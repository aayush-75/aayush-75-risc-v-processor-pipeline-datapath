==> flow/design.v <==
module IMU(
	input clk,
	input [31:0]pc, 
	input [5:0]opcode,
	input [4:0]rs,
	input [4:0]rt,
	input [4:0]rd,
	input [4:0]shift_amt,
	input [15:0]Imm_operand,
	input [25:0]jump_target,
	output reg [31:0]instruction_code
);
reg [7:0] memory [159:0];
integer prev_pc;
initial 
begin
prev_pc = 0;
end
always @(posedge clk)
begin
	if(pc!=prev_pc)
	begin
		memory[3] = {6'h00, (rs[4:3])};
		memory[2] = {rs[2:0], rt};
		memory[1] = {rd, shift_amt[4:2]};
		memory[0] = {shift_amt[1:0], 6'h00};
		memory[7] = {6'h01, (rs[4:3])};
		memory[6] = {rs[2:0], rt};
		memory[5] = {rd, shift_amt[4:2]};
		memory[4] = {shift_amt[1:0], 6'h00};
		memory[11] = {6'h02, (rs[4:3])};
		memory[10] = {rs[2:0], rt};
		memory[9] = {rd, shift_amt[4:2]};
		memory[8] = {shift_amt[1:0], 6'h00};
		memory[15] = {6'h03, (rs[4:3])};
		memory[14] = {rs[2:0], rt};
		memory[13] = {rd, shift_amt[4:2]};
		memory[12] = {shift_amt[1:0], 6'h00};
		memory[19] = {6'h04, (rs[4:3])};
		memory[18] = {rs[2:0], rt};
		memory[17] = {rd, shift_amt[4:2]};
		memory[16] = {shift_amt[1:0], 6'h00};
		memory[23] = {6'h05, (rs[4:3])};
		memory[22] = {rs[2:0], rt};
		memory[21] = {rd, shift_amt[4:2]};
		memory[20] = {shift_amt[1:0], 6'h00};
		memory[27] = {6'h06, (rs[4:3])};
		memory[26] = {rs[2:0], rt};
		memory[25] = {rd, shift_amt[4:2]};
		memory[24] = {shift_amt[1:0], 6'h00};
		memory[31] = {6'h07, (rs[4:3])};
		memory[30] = {rs[2:0], rt};
		memory[29] = {rd, shift_amt[4:2]};
		memory[28] = {shift_amt[1:0], 6'h00};
		memory[35] = {6'h08, (rs[4:3])};
		memory[34] = {rs[2:0], rt};
		memory[33] = {rd, shift_amt[4:2]};
		memory[32] = {shift_amt[1:0], 6'h00};
		memory[39] = {6'h09, (rs[4:3])};
		memory[38] = {rs[2:0], rt};
		memory[37] = {rd, shift_amt[4:2]};
		memory[36] = {shift_amt[1:0], 6'h00};
		memory[43] = {6'h0A, (rs[4:3])};
		memory[42] = {rs[2:0], rt};
		memory[41] = {rd, shift_amt[4:2]};
		memory[40] = {shift_amt[1:0], 6'h00};
		memory[47] = {6'h0B, (rs[4:3])};
		memory[46] = {rs[2:0], rt};
		memory[45] = {rd, shift_amt[4:2]};
		memory[44] = {shift_amt[1:0], 6'h00};
		memory[51] = {6'h0C, (rs[4:3])};
		memory[50] = {rs[2:0], rt};
		memory[49] = {rd, shift_amt[4:2]};
		memory[48] = {shift_amt[1:0], 6'h00};
		memory[55] = {6'h0D, (rs[4:3])};
		memory[54] = {rs[2:0], rt};
		memory[53] = {rd, shift_amt[4:2]};
		memory[52] = {shift_amt[1:0], 6'h00};
		memory[59] = {6'h0E, (rs[4:3])};
		memory[58] = {rs[2:0], rt};
		memory[57] = {rd, shift_amt[4:2]};
		memory[56] = {shift_amt[1:0], 6'h00};
		memory[63] = {6'h0F, (rs[4:3])};
		memory[62] = {rs[2:0], rt};
		memory[61] = {rd, shift_amt[4:2]};
		memory[60] = {shift_amt[1:0], 6'h00};
		memory[67] = {6'h10, (rs[4:3])};
		memory[66] = {rs[2:0], rt};
		memory[65] = {rd, shift_amt[4:2]};
		memory[64] = {shift_amt[1:0], 6'h00};
		memory[71] = {6'h11, (rs[4:3])};
		memory[70] = {rs[2:0], rt};
		memory[69] = {rd, shift_amt[4:2]};
		memory[68] = {shift_amt[1:0], 6'h00};
		memory[75] = {6'h12, (rs[4:3])};
		memory[74] = {rs[2:0], rt};
		memory[73] = {rd, shift_amt[4:2]};
		memory[72] = {shift_amt[1:0], 6'h00};
		memory[79] = {6'h13, (rs[4:3])};
		memory[78] = {rs[2:0], rt};
		memory[77] = {rd, shift_amt[4:2]};
		memory[76] = {shift_amt[1:0], 6'h00};
		memory[83] = {6'h14, (rs[4:3])};
		memory[82] = {rs[2:0], rt};
		memory[81] = {rd, shift_amt[4:2]};
		memory[80] = {shift_amt[1:0], 6'h00};
		memory[87] = {6'h15, (rs[4:3])};
		memory[86] = {rs[2:0], rt};
		memory[85] = Imm_operand[15:8];
		memory[84] = Imm_operand[7:0];
		memory[91] = {6'h16, rs[4:3]};
		memory[90] = {rs[2:0], rt};
		memory[89] = Imm_operand[15:8];
		memory[88] = Imm_operand[7:0];
		memory[95] = {6'h17, rs[4:3]};
		memory[94] = {rs[2:0], rt};
		memory[93] = Imm_operand[15:8];
		memory[92] = Imm_operand[7:0];
		memory[99] = {6'h18, rs[4:3]};
		memory[98] = {rs[2:0], rt};
		memory[97] = Imm_operand[15:8];
		memory[96] = Imm_operand[7:0];
		memory[103] = {6'h19, rs[4:3]};
		memory[102] = {rs[2:0], rt};
		memory[101] = Imm_operand[15:8];
		memory[100] = Imm_operand[7:0];
		memory[107] = {6'h1A, rs[4:3]};
		memory[106] = {rs[2:0], rt};
		memory[105] = Imm_operand[15:8];
		memory[104] = Imm_operand[7:0];
		memory[111] = {6'h1B, rs[4:3]};
		memory[110] = {rs[2:0], rt};
		memory[109] = Imm_operand[15:8];
		memory[108] = Imm_operand[7:0];
		memory[115] = {6'h1C, rs[4:3]};
		memory[114] = {rs[2:0], rt};
		memory[113] = Imm_operand[15:8];
		memory[112] = Imm_operand[7:0];
		memory[119] = {6'h1D, rs[4:3]};
		memory[118] = {rs[2:0], rt};
		memory[117] = Imm_operand[15:8];
		memory[116] = Imm_operand[7:0];
		memory[123] = {6'h1E, rs[4:3]};
		memory[122] = {rs[2:0], rt};
		memory[121] = Imm_operand[15:8];
		memory[120] = Imm_operand[7:0];
		memory[127] = {6'h1F, rs[4:3]};
		memory[126] = {rs[2:0], rt};
		memory[125] = Imm_operand[15:8];
		memory[124] = Imm_operand[7:0];
		memory[131] = {6'h20, rs[4:3]};
		memory[130] = {rs[2:0], rt};
		memory[129] = Imm_operand[15:8];
		memory[128] = Imm_operand[7:0];
		memory[135] = {6'h21, jump_target[25:24]};
		memory[134] = jump_target[23:16];
		memory[133] = jump_target[15:8];
		memory[132] = jump_target[7:0];
		memory[139] = {6'h22, jump_target[25:24]};
		memory[138] = jump_target[23:16];
		memory[137] = jump_target[15:8];
		memory[136] = jump_target[7:0];
		memory[143] = {6'h23, jump_target[25:24]};
		memory[142] = jump_target[23:16];
		memory[141] = jump_target[15:8];
		memory[140] = jump_target[7:0];
		memory[147] = {6'h24, jump_target[25:24]};
		memory[146] = jump_target[23:16];
		memory[145] = jump_target[15:8];
		memory[144] = jump_target[7:0];
		memory[151] = {6'h25, jump_target[25:24]};
		memory[150] = jump_target[23:16];
		memory[149] = jump_target[15:8];
		memory[148] = jump_target[7:0];
		memory[155] = {6'h26, jump_target[25:24]};
		memory[154] = jump_target[23:16];
		memory[153] = jump_target[15:8];
		memory[152] = jump_target[7:0];
		memory[159] = {6'h27, jump_target[25:24]};
		memory[158] = jump_target[23:16];
		memory[157] = jump_target[15:8];
		memory[156] = jump_target[7:0];
		prev_pc = pc;
		instruction_code = {memory[(4*opcode)+3],memory[(4*opcode)+2],memory[(4*opcode)+1],memory[(4*opcode)]};
	end
end
endmodule
[Step by step through the tools: IMU]
The steps from the RTL of IMU to its reports follow in flow order.
Lines are those of the file above, counted from 1.
A cell with n/a has no value.
Set-up
  top: IMU
  clock: clk
  standard-cell library: sky130hd
  library corner: tt_025C_1v80

[After elaboration]
Yosys after proc, flatten, opt, wreduce and memory -nomap, before mapping. Print and check cells are not counted. Equal cells are merged and count once.
Operators by class
  equality and inequality tests: 517
  reductions and logical operators: 31
  mux-type cells: 4
  add/subtract/negate cells: 3
Operators by type and width (number)
  equality test 8 x 7 -> 1 bit (second input constant): 192
  case mux 8 bit (select 48 bit): 3
  equality test 8 x 6 -> 1 bit (second input constant): 96
  equality test 8 bit (second input constant): 96
  equality test 8 x 5 -> 1 bit (second input constant): 48
  equality test 8 x 4 -> 1 bit (second input constant): 24
  OR reduction 21 bit: 7
  OR reduction 33 bit: 3
  equality test 6 x 5 -> 1 bit (second input constant): 16
  equality test 8 x 3 -> 1 bit (second input constant): 12
  OR reduction 12 bit: 7
  OR reduction 7 bit: 10
  equality test 6 x 4 -> 1 bit (second input constant): 8
  equality test 6 bit (second input constant): 8
  equality test 8 x 2 -> 1 bit (second input constant): 6
  inequality test 32 bit: 1
  zero test 8 bit: 4
  equality test 6 x 3 -> 1 bit (second input constant): 4
  equality test 8 x 1 -> 1 bit (second input constant): 3
  case mux 8 bit (select 3 bit): 1
  adder 8 x 2 -> 8 bit (second input constant): 2
  equality test 6 x 2 -> 1 bit (second input constant): 2
  adder 8 x 1 -> 8 bit (second input constant): 1
  equality test 6 x 1 -> 1 bit (second input constant): 1
Word-level totals
  elaborated cells: 557
  register bits: 64
  output and inout port bits: 32
  input port bits: 101

[Longest topological paths]
Yosys ltp: most cells in a row. Word level: on the elaborated netlist, between registers, memories and ports. Mapped: between sequential cells and ports; inverters and the memories' decode and read muxes count.
Logic depth
  depth after elaboration: 4
  ABC_AREA: 0
  depth in mapped cells: 6
  gate-level depth less buffers: 5

[Mapped cells and area]
The flow's flattened synthesis, as Yosys stat reports it; memories are mapped. The netlist is that of the ABC_AREA named above (0 if unset); the other value can give another one.
Cell types
  sky130_fd_sc_hd__edfxtp_1: number 64, area in all 1.92E+03 µm²
  sky130_fd_sc_hd__xnor2_1: number 32, area in all 280.269 µm²
  sky130_fd_sc_hd__a221o_1: number 8, area in all 80.077 µm²
  sky130_fd_sc_hd__a22o_1: number 8, area in all 70.067 µm²
  sky130_fd_sc_hd__and2_1: number 11, area in all 68.816 µm²
  sky130_fd_sc_hd__nand4_1: number 8, area in all 50.048 µm²
  sky130_fd_sc_hd__a221o_2: number 4, area in all 45.043 µm²
  sky130_fd_sc_hd__a22o_2: number 4, area in all 40.038 µm²
  sky130_fd_sc_hd__buf_6: number 2, area in all 22.522 µm²
  sky130_fd_sc_hd__o21a_1: number 3, area in all 22.522 µm²
  sky130_fd_sc_hd__buf_12: number 1, area in all 20.019 µm²
  sky130_fd_sc_hd__a21o_1: number 2, area in all 15.014 µm²
  sky130_fd_sc_hd__and2b_1: number 2, area in all 15.014 µm²
  sky130_fd_sc_hd__and3_1: number 2, area in all 12.512 µm²
  sky130_fd_sc_hd__nor4_1: number 2, area in all 12.512 µm²
  sky130_fd_sc_hd__mux2_1: number 1, area in all 11.261 µm²
  sky130_fd_sc_hd__mux2_2: number 1, area in all 11.261 µm²
  sky130_fd_sc_hd__nand2_1: number 3, area in all 11.261 µm²
Not listed: further types 8, cells in them 8.
Synthesis totals
  cell area after synthesis: 2765.2 µm²
  mapped flip-flops: 64
  sequential part of the area: 1921.8 µm²
  cells in the netlist: 166
  buffer cells: 3

[Timing after synthesis]
Path of least setup slack by OpenSTA after synthesis, without wires, with an ideal clock, recovery checks aside; 20% of the period is set as input and as output delay. Where synthesis merged equal registers, the netlist keeps one of their names.
Path post-synthesis
  path kind: input -> register
  start: input pc[14]
  end: register instruction_code[0]
  path buffers: 0
  path delay: 2268 ps
  launch time at the first pin: 1000 ps
  setup slack: 1732 ps
  arrival: 2578 ps
  clock period: 5000 ps
  stages on the path: 4
  required time: 4310 ps
  setup time: 690 ps
  external input delay: 1000 ps
  synthesis period reached: 3268 ps
"path delay" is the arrival time less input delay plus setup time.
"stages on the path": output pins that drive a net of the path, with the launching flip-flop's if there is one; two outputs of one cell count as two.
"synthesis period reached" = period - worst setup slack (recovery checks aside). The figure is calculated, with input and output delays left at 20% of the set period.
Between the ends stands the longest chain of elaborated cells between them, by number of cells; it is not shown to be the way that was timed. Of several equally long chains one is given.
A line is the first line of the expression or statement that the cell stems from. Yosys adds cells for indexed reads and writes and turns some case tables into memories.
Between the ends, post-synthesis
  cell sequence: sky130_fd_sc_hd__xnor2_1 > sky130_fd_sc_hd__nand4_1 > sky130_fd_sc_hd__nor4_1 > sky130_fd_sc_hd__nand2_1
  cells in the longest elaborated chain: 1
  elaborated cells on any way between the ends: 1
  RTL lines with such cells: 1
  those cells by class: eq/ne: 1
RTL lines, path post-synthesis
  start, declared: RTL line 3  | input [31:0]pc,
  inequality test 32 bit: RTL line 21  | if(pc!=prev_pc)
  end, assigned: RTL line 184  | instruction_code = {memory[(4*opcode)+3],memory[(4*opcode)+2],memory[(4*opcode)+1],memory[(4*opcode)]};
  end, declared: RTL line 11  | output reg [31:0]instruction_code

[Timing after layout]
Path of least setup slack in the final report of run 1 (OpenROAD, finished layout, wires in). Where an end is a register, its clock arrival counts in the times.
The report prints the path's times to 10 ps; the period is as set.
Path after layout
  path kind: input -> register
  start: input pc[14]
  end: register prev_pc[0]
  setup time: 300 ps
  path buffers: 2
  setup slack: 1270 ps
  clock period: 3710 ps
  launch time at the first pin: 740 ps
  required time: 3740 ps
  arrival: 2470 ps
  stages on the path: 6
  external input delay: 740 ps
Between the ends stands the longest chain of elaborated cells between them, by number of cells; it is not shown to be the way that was timed. Of several equally long chains one is given.
Between the ends, after layout
  cell sequence: sky130_fd_sc_hd__clkdlybuf4s50_1 > sky130_fd_sc_hd__xnor2_1 > sky130_fd_sc_hd__nand4_1 > sky130_fd_sc_hd__nor4_1 > sky130_fd_sc_hd__nand2_2 > sky130_fd_sc_hd__buf_4
  cells in the longest elaborated chain: 1
  elaborated cells on any way between the ends: 1
  RTL lines with such cells: 1
  those cells by class: eq/ne: 1
RTL lines, path after layout
  start, declared: RTL line 3  | input [31:0]pc,
  inequality test 32 bit: RTL line 21  | if(pc!=prev_pc)
  end, assigned: RTL line 183  | prev_pc = pc;
  end, declared: RTL line 14  | integer prev_pc;

==> results <==
Stored flow runs of IMU (2 of them; Yosys, OpenROAD, sky130hd). They differ in their settings and are not a sequence. Constraints: input delay and output delay 20% of the set period each, output load 0.01 pF.
"clock period reached": clock period set for the run, less the worst setup slack. It is reckoned from that one timing run; input and output delays stay at 20% of the period that was set.
"critical setup path time" is the time allowed to the run's worst setup path (the clock period less input and output delay, where it has them) less its slack. Clock arrival times count: a late capture clock shortens it, a late launch clock lengthens it.
"total power after layout": no workload was simulated; the value follows from the tool's default switching activity.
"critical setup path time" is known to 10 ps.

==> run 1: settings <==
{ "period_ns": 3.71, "CORE_UTILIZATION": 41, "SETUP_SLACK_MARGIN": 0.13, "PLACE_DENSITY_LB_ADDON": 0.07, "CORE_MARGIN": 10, "CELL_PAD_IN_SITES_GLOBAL_PLACEMENT": 2, "GPL_TIMING_DRIVEN": 1, "GPL_ROUTABILITY_DRIVEN": 1, "SLEW_MARGIN": 40, "MAX_ROUTING_LAYER": "met5", "CAP_MARGIN": 20 }
==> run 1: results <==
standard-cell area after layout: 4399.2 µm²
post-route utilization: 68.1 %
total power after layout: 1838 uW
final worst hold slack: 807 ps
mapped cell area after synthesis: 2765.2 µm²
worst setup slack after layout: 1265 ps
clock period reached: 2445 ps
area of the die: 10429.5 µm²
critical setup path time: 1700 ps
worst path kind: input -> register
total negative slack: 0 ps

==> run 2: settings <==
{ "period_ns": 4.67, "CAP_MARGIN": 20, "CORE_MARGIN": 2, "CORE_UTILIZATION": 40, "SLEW_MARGIN": 20 }
==> run 2: results <==
mapped cell area after synthesis: 2765.2 µm²
total power after layout: 1339 uW
post-route utilization: 64.3 %
area of the die: 7594.2 µm²
clock period reached: 2902 ps
total negative slack: 0 ps
standard-cell area after layout: 4345.4 µm²
worst setup slack after layout: 1768 ps
critical setup path time: 1970 ps
worst path kind: input -> register
final worst hold slack: 1203 ps
